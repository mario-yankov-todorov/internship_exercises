==> flow/design.v <==
module adder_with_feedback
     (
        input    [16    -1:0]    in        ,
        output   [16    -1:0]    out       ,
        input                    reset     , 
        input                    clk   
     );
    wire     [16    -1:0]    sum       ;
    reg      [16    -1:0]    reg_1     ;
    assign   out    = reg_1            ;
    assign   sum    = in + out         ;
    always   @    (posedge clk)
        begin
            if  (reset   == 1)
                reg_1    <= 0       ;
            else
                reg_1    <= sum     ;
        end
endmodule
-- Reports on adder_with_feedback
What the tools print for adder_with_feedback, step after step.
Line numbers count from 1 in the design file above.
The mark n/a stands for no value.
- design top: adder_with_feedback
- clock: clk
- standard-cell library: sky130hd
- corner: tt_025C_1v80

-- After elaboration
Yosys after proc, flatten, opt, wreduce and memory -nomap, before mapping. Enables and synchronous resets that opt folds into registers are not counted as muxes. Memory bits, and registers merged into a memory's read port (data or address), are not among the register bits. Print and check cells are not counted. Equal cells are merged and count once.
- output and inout bits: 16
- elaborated cells: 2
- noted bits in registers: 16
- noted input bits: 18
- noted add/sub/neg operators: 1
- operators with widths (kind ; count):
    adder 16 bit ; 1

-- Depth
Depth = most cells in a row (Yosys ltp): at word level without a register or memory, in the mapped netlist without a sequential cell, where the memories' decode and read muxes count.
- noted depth in word-level cells: 1
- noted ABC_AREA: 1
- depth in mapped cells at 11
- depth with buffers taken out: 11

-- Netlist
Source: synth_stat.txt of the flow (Yosys; design flattened, memories mapped). It holds for the ABC_AREA given above (unset counts as 0); a run with the other value may have another netlist.
The area totals of this step are shown rounded.
- sequential part of the area: 320.3 um2
- standard cells after synthesis at 212
- noted mapped area: 1315 um2
- noted buffer cells: 1
- noted flip-flops: 16
- cell types (cell type ; count ; total area (um2)):
    sky130_fd_sc_hd__dfxtp_1 ; 16 ; 320.307
    sky130_fd_sc_hd__nand2_1 ; 72 ; 270.259
    sky130_fd_sc_hd__ha_1 ; 15 ; 187.68
    sky130_fd_sc_hd__inv_1 ; 36 ; 135.13
    sky130_fd_sc_hd__nor2_1 ; 25 ; 93.84
    sky130_fd_sc_hd__a21oi_1 ; 15 ; 75.072
    sky130_fd_sc_hd__nand3_1 ; 8 ; 40.038
    sky130_fd_sc_hd__nand2_2 ; 5 ; 31.28
    sky130_fd_sc_hd__nor3_2 ; 3 ; 30.029
    sky130_fd_sc_hd__o21ai_0 ; 5 ; 25.024
    sky130_fd_sc_hd__fa_1 ; 1 ; 20.019
    sky130_fd_sc_hd__a21oi_4 ; 1 ; 16.266
    sky130_fd_sc_hd__nand3b_1 ; 2 ; 15.014
    sky130_fd_sc_hd__buf_6 ; 1 ; 11.261
    sky130_fd_sc_hd__xnor2_1 ; 1 ; 8.758
    sky130_fd_sc_hd__and2_2 ; 1 ; 7.507
    sky130_fd_sc_hd__inv_2 ; 2 ; 7.507
    sky130_fd_sc_hd__nor3b_1 ; 1 ; 7.507
Not listed: further types 2, cells in them 2.

-- Worst setup path after synthesis
Path of least setup slack by OpenSTA after synthesis, without wires, with an ideal clock, recovery checks aside; 20% of the period is set as input and as output delay. Where synthesis merged equal registers, the netlist keeps one of their names.
- path kind: input to register
- from: input port in[0]
- to: register reg_1[14]
- stages: 10
- noted path slack: 1.859 ns
- library setup time: 0.115 ns
- input delay at 0.770 ns
- delay of the path at 1.221 ns
- noted clock period: 3.85 ns
- required time: 3.735 ns
- arrival at 1.876 ns
- synthesis period reached at 1.991 ns
"delay of the path" is the arrival time less input delay plus setup time.
"stages": output pins that drive a net of the path, with the launching flip-flop's if there is one; two outputs of one cell count as two.
"synthesis period reached" = period - worst setup slack (recovery checks aside). The figure is calculated, with input and output delays left at 20% of the set period.
The rows between start and end are the longest chain of elaborated cells between them; the timing report does not say that the signal goes this way. Where chains are equally long, one stands for them.
Each line given opens the expression or statement behind the cell; cells for indexed reads and writes are added by Yosys, which also makes memories of some case tables.
- path through: sky130_fd_sc_hd__ha_1 sky130_fd_sc_hd__fa_1 sky130_fd_sc_hd__nand2_1 sky130_fd_sc_hd__nand2_1 sky130_fd_sc_hd__nand3b_1 sky130_fd_sc_hd__nand2_1 sky130_fd_sc_hd__nand2_1 sky130_fd_sc_hd__nand3_1 sky130_fd_sc_hd__nand2_1 sky130_fd_sc_hd__nor2_1
- noted length of the longest elaborated chain: 1
- noted elaborated cells on any way between the ends: 1
- noted RTL lines with such cells: 1
- RTL lines, path after synthesis (what ; RTL line ; source):
    start, declared ; 3 ; input    [16    -1:0]    in        ,
    adder 16 bit ; 11 ; assign   sum    = in + out         ;
    end, assigned ; 15 ; reg_1    <= 0       ;
    end, assigned ; 17 ; reg_1    <= sum     ;
    end, declared ; 9 ; reg      [16    -1:0]    reg_1     ;

-- Path in the finished layout
From the final timing report of stored run 2: the path of least setup slack in the routed layout; clock arrival at registers is part of the times.
- path kind: input to register
- from: input port in[0]
- to: register reg_1[10]
- stages: 12
- library setup time: 0.06 ns
- noted path slack: 1.71 ns
- noted clock period: 4.14 ns
- input delay at 0.83 ns
- required time: 4.34 ns
- arrival at 2.63 ns
The rows between start and end are the longest chain of elaborated cells between them; the timing report does not say that the signal goes this way. Where chains are equally long, one stands for them.
- path through: sky130_fd_sc_hd__clkdlybuf4s50_1 sky130_fd_sc_hd__ha_1 sky130_fd_sc_hd__fa_1 sky130_fd_sc_hd__nand2_1 sky130_fd_sc_hd__nand2_1 sky130_fd_sc_hd__nand3b_1 sky130_fd_sc_hd__nand2_1 sky130_fd_sc_hd__nand2_1 sky130_fd_sc_hd__nand2_1 sky130_fd_sc_hd__nand2_1 sky130_fd_sc_hd__nand2_1 sky130_fd_sc_hd__nor2_1
- noted length of the longest elaborated chain: 1
- noted elaborated cells on any way between the ends: 1
- noted RTL lines with such cells: 1
- RTL lines, path after layout (what ; RTL line ; source):
    start, declared ; 3 ; input    [16    -1:0]    in        ,
    adder 16 bit ; 11 ; assign   sum    = in + out         ;
    end, assigned ; 15 ; reg_1    <= 0       ;
    end, assigned ; 17 ; reg_1    <= sum     ;
    end, declared ; 9 ; reg      [16    -1:0]    reg_1     ;

Subject: adder_with_feedback on sky130hd, stored results

Hello all,

Flow measurements of adder_with_feedback on sky130hd: 2 stored runs with different settings, listed in no order. Input and output delays are each 20% of the period that was set; the output load is 0.01 pF.
"reached clock period": clock period set for the run, less the worst setup slack. It is reckoned from that one timing run; input and output delays stay at 20% of the period that was set.
"time used up by the worst setup path" = time allowed to the worst setup path (clock period - input delay - output delay, where it has them) - its slack; a late launch clock adds to it, a late capture clock takes from it.
"total design power": no workload was simulated; the value follows from the tool's default switching activity.
Values from the reports are rounded here.

Stored run 1

==> flow/run.sh <==
#!/bin/bash
# the make line also repeats the synthesis and layout settings of config.mk as NAME=value (left out here)
make -C /OpenROAD-flow-scripts/flow DESIGN_CONFIG=/design/flow/config.mk WORK_HOME=/design/flow/orfs CLKGATE_MAP_FILE= finish
==> flow/config.mk <==
export PLATFORM = sky130hd
export DESIGN_NAME = adder_with_feedback
export DESIGN_NICKNAME = adder_with_feedback
export VERILOG_FILES = /design/flow/design.v
export SDC_FILE = /design/flow/constraint.sdc
export NUM_CORES = 4
export LEC_CHECK = 0
export CAP_MARGIN = 20
export CELL_PAD_IN_SITES_DETAIL_PLACEMENT = 0
export CELL_PAD_IN_SITES_GLOBAL_PLACEMENT = 3
export CORE_MARGIN = 2
export CORE_UTILIZATION = 51
export CTS_CLUSTER_DIAMETER = 22
export CTS_CLUSTER_SIZE = 19
export HOLD_SLACK_MARGIN = 0.03
export MIN_ROUTING_LAYER = met1
export PLACE_DENSITY_LB_ADDON = 0.02
export SLEW_MARGIN = 35
==> flow/constraint.sdc <==
create_clock -name core_clock -period 2.27 [get_ports {clk}]
set_input_delay 0.4540 -clock core_clock [delete_from_list [all_inputs] [get_ports {clk}]]
set_output_delay 0.4540 -clock core_clock [all_outputs]
set_load 0.01 [all_outputs]

Stored run 1: incomplete, placement halted on FLW-0024.

Stored run 2

==> flow/run.sh <==
#!/bin/bash
# the make line also repeats the synthesis and layout settings of config.mk as NAME=value (left out here)
make -C /OpenROAD-flow-scripts/flow DESIGN_CONFIG=/design/flow/config.mk WORK_HOME=/design/flow/orfs CLKGATE_MAP_FILE= finish
==> flow/config.mk <==
export PLATFORM = sky130hd
export DESIGN_NAME = adder_with_feedback
export DESIGN_NICKNAME = adder_with_feedback
export VERILOG_FILES = /design/flow/design.v
export SDC_FILE = /design/flow/constraint.sdc
export NUM_CORES = 4
export LEC_CHECK = 0
export ABC_AREA = 1
export CAP_MARGIN = 20
export CELL_PAD_IN_SITES_DETAIL_PLACEMENT = 2
export CELL_PAD_IN_SITES_GLOBAL_PLACEMENT = 2
export CORE_MARGIN = 2
export CORE_UTILIZATION = 29
export GPL_ROUTABILITY_DRIVEN = 1
export PLACE_DENSITY_LB_ADDON = 0.11
export SLEW_MARGIN = 20
==> flow/constraint.sdc <==
create_clock -name core_clock -period 4.14 [get_ports {clk}]
set_input_delay 0.8280 -clock core_clock [delete_from_list [all_inputs] [get_ports {clk}]]
set_output_delay 0.8280 -clock core_clock [all_outputs]
set_load 0.01 [all_outputs]

Measured in stored run 2:
- time used up by the worst setup path: 1.61 ns
- critical path kind: input to register
- total design power at 0.9381 mW
- area inside the die boundary: 5,089 um2
- noted the utilization after layout: 40.3 %
- noted the worst setup slack after layout: 1.705 ns
- cell area after synthesis: 1,315 um2
- noted the reached clock period: 2.435 ns
- total negative setup slack: 0.000 ns
- smallest hold slack: 0.610 ns
- area of the standard cells in the finished layout at 1,754 um2

Thanks
